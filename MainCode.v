==> flow/design.v <==
module compare_and_exchange(
    input [31:0] i1,
    input [31:0] i2,
    input dir,
    input clk,
    input reset,
    input enable,
    output [31:0] o1,
    output  [31:0] o2
    );
    reg [31:0]r1;
    reg [31:0]r2;
   always @(posedge clk)
   begin
   if(reset==0)
   begin
           if(enable==1)
            begin
                 if(dir==1)
                     begin
                        if (i1<i2)
                            begin
                                 r1 <= i1;
                                 r2 <= i2;
                            end
                        else
                             begin
                                 r1 <= i2;
                                 r2 <= i1;
                             end
                       end
                 else if(dir==0)  
                     begin
                        if (i1>i2)
                            begin
                             r1 <= i1;
                             r2 <= i2;
                            end
                        else
                             begin
                                 r1 <= i2;
                                 r2 <= i1;
                              end
                      end
            end
    else if (reset==1)
    begin
    r1<=32'b0;
    r2<=32'b0;
    end
    end
    end
    assign o2=r2; 
  assign o1=r1;
endmodule
module BM4_CAE(
    input [31:0] i1,
    input [31:0] i2,
    input [31:0] i3,
    input [31:0] i4,
    input dir,
    input clk,
    input reset,
    input enable,
    output [31:0] o1,
    output [31:0] o2,
    output [31:0] o3,
    output [31:0] o4
    );
    wire [31:0]r1,r2,r3,r4,r5,r6,r7,r8,r9,r10,r11,r12,r13,r14;
           compare_and_exchange cae1(i1[31:0],i2[31:0],dir,clk,reset,enable,r1,r2);
           compare_and_exchange cae2(i3[31:0],i4[31:0],dir,clk,reset,enable,r3,r4);
           compare_and_exchange cae3(r1[31:0],r4[31:0],dir,clk,reset,enable,r5,r8);
           compare_and_exchange cae4(r2[31:0],r3[31:0],dir,clk,reset,enable,r6,r7);
           compare_and_exchange cae5(r5[31:0],r6[31:0],dir,clk,reset,enable,r11,r13);
           compare_and_exchange cae6(r7[31:0],r8[31:0],dir,clk,reset,enable,r12,r14); 
           assign o1=r11;
           assign o2=r12;
           assign o3=r13;
           assign o4=r14;
    endmodule
module BM8_CAE(
        input [31:0] i1,
        input [31:0] i2,
        input [31:0] i3,
        input [31:0] i4,
        input [31:0] i5,
        input [31:0] i6,
        input [31:0] i7,
        input [31:0] i8,
        input dir,
        input clk,
        input reset,
        input enable,
        output [31:0] o1,
        output [31:0] o2,
        output [31:0] o3,
        output [31:0] o4,
        output [31:0] o5,
        output [31:0] o6,
        output [31:0] o7,
        output [31:0] o8
        );
      wire [31:0] r1,r2 ,r3,r4,r5,r6,r7,r8,r9,r10,r11,r12,r13,r14,r15,r16,r17,r18,r19,r20,r21,r22,r23,r24;   
         compare_and_exchange cae1(i1[31:0],i8[31:0],dir,clk,reset,enable,r1,r8);
         compare_and_exchange cae2(i2[31:0],i7[31:0],dir,clk,reset,enable,r2,r7);
         compare_and_exchange cae3(i3[31:0],i6[31:0],dir,clk,reset,enable,r3,r6);
         compare_and_exchange cae4(i4[31:0],i5[31:0],dir,clk,reset,enable,r4,r5);
         compare_and_exchange cae6(r1[31:0],r3[31:0],dir,clk,reset,enable,r9,r10); 
         compare_and_exchange cae7(r2[31:0],r4[31:0],dir,clk,reset,enable,r11,r12); 
         compare_and_exchange cae8(r5[31:0],r7[31:0],dir,clk,reset,enable,r13,r14);
         compare_and_exchange cae9(r6[31:0],r8[31:0],dir,clk,reset,enable,r15,r16);
         compare_and_exchange cae10(r9[31:0],r11[31:0],dir,clk,reset,enable,r17,r18); 
         compare_and_exchange cae11(r10[31:0],r12[31:0],dir,clk,reset,enable,r19,r20);
         compare_and_exchange cae12(r13[31:0],r15[31:0],dir,clk,reset,enable,r21,r22); 
         compare_and_exchange cae13(r14[31:0],r16[31:0],dir,clk,reset,enable,r23,r24);  
        assign o1=r17;
        assign o2=r18;
        assign o3=r19;
        assign o4=r20;
        assign o5=r21;
        assign o6=r22;
        assign o7=r23;
        assign o8=r24;
      endmodule
module full_CAE(
input [31:0] i1,
input [31:0] i2,
input [31:0] i3,
input [31:0] i4,
input [31:0] i5,
input [31:0] i6,
input [31:0] i7,
input [31:0] i8,
input dir,
input clk,
input reset,
input enable,
output [31:0] o1,
output [31:0] o2,
output [31:0] o3,
output [31:0] o4,
output [31:0] o5,
output [31:0] o6,
output [31:0] o7,
output [31:0] o8
);
wire [31:0] r1,r2 ,r3,r4,r5,r6,r7,r8,r9,r10,r11,r12,r13,r14,r15,r16,r17,r18,r19,r20,r21,r22,r23,r24;
compare_and_exchange cae1(i1[31:0],i2[31:0],dir,clk,reset,enable,r1,r2);
compare_and_exchange cae2(i3[31:0],i4[31:0],dir,clk,reset,enable,r3,r4);
compare_and_exchange cae3(i5[31:0],i6[31:0],dir,clk,reset,enable,r5,r6);
compare_and_exchange cae4(i7[31:0],i8[31:0],dir,clk,reset,enable,r7,r8);
BM4_CAE a1(r1,r2,r3,r4,dir,clk,reset,enable,r9,r10,r11,r12);
BM4_CAE a2(r5,r6,r7,r8,dir,clk,reset,enable,r13,r14,r15,r16);
BM8_CAE a3(r9,r10,r11,r12,r13,r14,r15,r16,dir,clk,reset,enable,r17,r18,r19,r20,r21,r22,r23,r24);
assign o1=r17;
assign o2=r18;
assign o3=r19;
assign o4=r20;
assign o5=r21;
assign o6=r23;
assign o7=r22;
assign o8=r24;
endmodule
## From RTL to reports: full_CAE

Tool output for the design above, in the order of the flow.
Line numbers count from 1 in the design file above.
Cell names lack the library's common part.
A cell with - has no value.

| design | value |
|---|---|
| design top | full_CAE |
| clock input | clk |
| library | sky130hd |
| timing corner | tt_025C_1v80 |

## Word-level counts

Yosys after proc, flatten, opt, wreduce and memory -nomap, before mapping. Memory bits, and registers merged into a memory's read port (data or address), are not among the register bits. Print and check cells are not counted. Equal cells are merged and count once.

| operators by class | value |
|---|---|
| bitwise logic cells | 1 |
| order comparisons | 56 |
| reduce/logical cells | 1 |
| multiplexer cells | 224 |

Operator list:

| operator | count |
|---|---|
| 32-bit 2-to-1 mux | 224 |
| 32-bit > comparator | 28 |
| 32-bit less-than comparator | 28 |
| 2-bit AND reduction | 1 |
| 1-bit NOT | 1 |

| word-level totals | value |
|---|---|
| input port bits | 260 |
| register bits | 1792 |
| word-level cells | 338 |

## Logic depth

Depth = most cells in a row (Yosys ltp): at word level without a register or memory, in the mapped netlist without a sequential cell, where the memories' decode and read muxes count.

| depth | value |
|---|---|
| depth after elaboration | 4 |
| ABC_AREA | 0 |
| mapped depth | 12 |
| depth with buffers taken out | 10 |

## After synthesis

Source: synth_stat.txt of the flow (Yosys; design flattened, memories mapped). It holds for the ABC_AREA given above (unset counts as 0); a run with the other value may have another netlist.

Cell types:

| type | count | area in all (um^2) |
|---|---|---|
| edfxtp_1 | 1792 | 5.38E+04 |
| mux2_2 | 1577 | 1.78E+04 |
| ha_1 | 896 | 1.12E+04 |
| inv_1 | 907 | 3.4E+03 |
| buf_6 | 151 | 1.7E+03 |
| a21oi_1 | 307 | 1.54E+03 |
| mux2_4 | 88 | 1.32E+03 |
| a21o_1 | 174 | 1.31E+03 |
| nand4_1 | 180 | 1126.08 |
| nand2_1 | 215 | 807.024 |
| mux2_1 | 52 | 585.562 |
| o21ai_0 | 87 | 435.418 |
| nor2_1 | 115 | 431.664 |
| o211ai_1 | 48 | 360.346 |
| a221oi_1 | 39 | 341.578 |
| mux2i_4 | 14 | 315.302 |
| a221o_1 | 30 | 300.288 |
| nor4_1 | 48 | 300.288 |

Not listed: further types 45, cells in them 405.

| synthesis totals | value |
|---|---|
| cell area after synthesis | 100208.6 um^2 |
| buffers | 198 |
| standard cells after synthesis | 7125 |
| mapped flip-flops | 1792 |
| area of sequential cells | 53811.6 um^2 |

By module: a second synthesis without flattening, with its own total; a netlist apart from the flattened one above.

| unflattened totals | value |
|---|---|
| cell total of the unflattened synthesis | 7140 |
| area (unflattened synthesis) | 100791.7 um^2 |

Each row is one instance without its submodules.

Modules:

| module | times used | cells | area (um^2) |
|---|---|---|---|
| compare_and_exchange | 28 | 255 | 3599.7 |
| BM4_CAE | 2 | 0 | 0.0 |
| BM8_CAE | 1 | 0 | 0.0 |
| full_CAE | 1 | 0 | 0.0 |

## Timing after synthesis

OpenSTA on the mapped netlist: ideal clock, no wires. The path of least setup slack (recovery checks aside). Input and output delay are each 20% of the period. Register names are those of the netlist, which keeps one name where synthesis merged equal registers.

| timing after synthesis | value |
|---|---|
| kind | input-to-reg |
| start | input reset |
| end | register a1.cae1.r1[0] |
| slack | 40.772 ns |
| stages | 1 |
| buffers on the path | 0 |
| period | 155.0 ns |
| launch time at the first pin | 31.000 ns |
| input delay | 31.000 ns |
| path delay | 83.228 ns |
| arrival | 109.975 ns |
| synthesis period reached | 114.228 ns |

"path delay" = arrival - input delay + setup time.
"stages": output pins that drive a net of the path, with the launching flip-flop's if there is one; two outputs of one cell count as two.
"synthesis period reached" is the clock period less the worst setup slack; recovery checks do not enter. This is arithmetic on one report: input and output delays are still those of the set period (20% each).
The rows between start and end are the longest chain of elaborated cells between them; the timing report does not say that the signal goes this way. Where chains are equally long, one stands for them.
A line is the first line of the expression or statement that the cell stems from. Yosys adds cells for indexed reads and writes and turns some case tables into memories.
A register here has more assigning lines than the two given.

| between the ends, after synthesis | value |
|---|---|
| cell sequence | nor2b_1 |
| length of the longest elaborated chain | 2 |
| elaborated cells on any way between the ends | 2 |
| RTL lines with such cells | 0 |
| those cells by class | 1 x logic; 1 x reduce/logical |

RTL lines, path after synthesis:

| item | RTL line | RTL |
|---|---|---|
| start, declared | 137 | `input reset,` |
| 1-bit NOT | - |  |
| 2-bit AND reduction | - |  |
| end, assigned | 23 | `r1 <= i1;` |
| end, assigned | 28 | `r1 <= i2;` |
| end, declared | 11 | `reg [31:0]r1;` |

## Worst path after layout

Path of least setup slack in the final report of run A (OpenROAD, finished layout, wires in). Where an end is a register, its clock arrival counts in the times.

| timing post-layout | value |
|---|---|
| kind | input-to-reg |
| start | input enable |
| end | register cae3.r2[19] |
| launch time at the first pin | 19.22 ns |
| input delay | 19.22 ns |
| slack | 71.71 ns |
| arrival | 24.93 ns |
| stages | 8 |
| buffers on the path | 7 |
| period | 96.1 ns |

The rows between start and end are the longest chain of elaborated cells between them; the timing report does not say that the signal goes this way. Where chains are equally long, one stands for them.
A register here has more assigning lines than the two given.
The path ends at the enable pin of a flip-flop; only ways to that pin are counted.

| between the ends, post-layout | value |
|---|---|
| cell sequence | clkdlybuf4s50_1 nor2b_4 buf_12 buf_4 buf_4 buf_4 buf_4 buf_4 |
| length of the longest elaborated chain | 1 |
| elaborated cells on any way between the ends | 1 |
| RTL lines with such cells | 0 |
| those cells by class | 1 x reduce/logical |

RTL lines, path post-layout:

| item | RTL line | RTL |
|---|---|---|
| start, declared | 138 | `input enable,` |
| 2-bit AND reduction | - |  |
| end, assigned | 24 | `r2 <= i2;` |
| end, assigned | 29 | `r2 <= i1;` |
| end, declared | 12 | `reg [31:0]r2;` |

FLOW RESULTS
============

Measured results for full_CAE: 2 stored runs of the Yosys and OpenROAD flow on sky130hd. The settings differ; the order carries no meaning. The constraints put input and output delay at 20% of the set period each and load the outputs with 0.01 pF.
"achieved clock period": clock period set for the run, less the worst setup slack. It is reckoned from that one timing run; input and output delays stay at 20% of the period that was set.
By "allowed time less slack (worst setup path)" is meant the share of the clock period that the worst setup path is allowed (20% is reserved at inputs, 20% at outputs), minus its slack. Clock arrival times at its registers enter into it.
By "total power of the final layout" is meant OpenSTA's value without simulated activity: inputs other than the clock are taken to toggle once in ten clock periods, and the tool carries that through the logic.

#### Run A

| setting | value |
|---|---|
| period_ns | `96.1` |
| CORE_UTILIZATION | `26` |
| PLACE_DENSITY_LB_ADDON | `0.13` |
| TNS_END_PERCENT | `40` |
| MIN_ROUTING_LAYER | `met2` |
| CAP_MARGIN | `20` |
| CORE_MARGIN | `2` |
| SLEW_MARGIN | `20` |

| result | value |
|---|---|
| synthesized cell area | 100208.6 um^2 |
| worst hold slack | 0.579 ns |
| std-cell area (final layout) | 118441.0 um^2 |
| allowed time less slack (worst setup path) | 5.17 ns |
| worst setup path type | input-to-reg |
| die area | 390400.0 um^2 |
| setup total negative slack | 0.000 ns |
| total power of the final layout | 2257 µW |
| achieved clock period | 24.393 ns |
| final utilization | 30.9% |
| worst slack on setup checks | 71.707 ns |

#### Run B

| setting | value |
|---|---|
| period_ns | `198.0` |
| CORE_UTILIZATION | `22` |
| SETUP_SLACK_MARGIN | `5.0` |
| PLACE_DENSITY | `0.41` |
| HOLD_SLACK_MARGIN | `0.27` |
| CTS_CLUSTER_SIZE | `12` |
| MIN_ROUTING_LAYER | `met2` |
| CAP_MARGIN | `20` |
| CORE_MARGIN | `2` |
| SLEW_MARGIN | `20` |

| result | value |
|---|---|
| synthesized cell area | 100208.6 um^2 |
| worst hold slack | 0.587 ns |
| std-cell area (final layout) | 119126.0 um^2 |
| allowed time less slack (worst setup path) | 4.68 ns |
| worst setup path type | input-to-reg |
| die area | 460905.0 um^2 |
| setup total negative slack | 0.000 ns |
| total power of the final layout | 1071 µW |
| achieved clock period | 44.281 ns |
| final utilization | 26.3% |
| worst slack on setup checks | 153.719 ns |
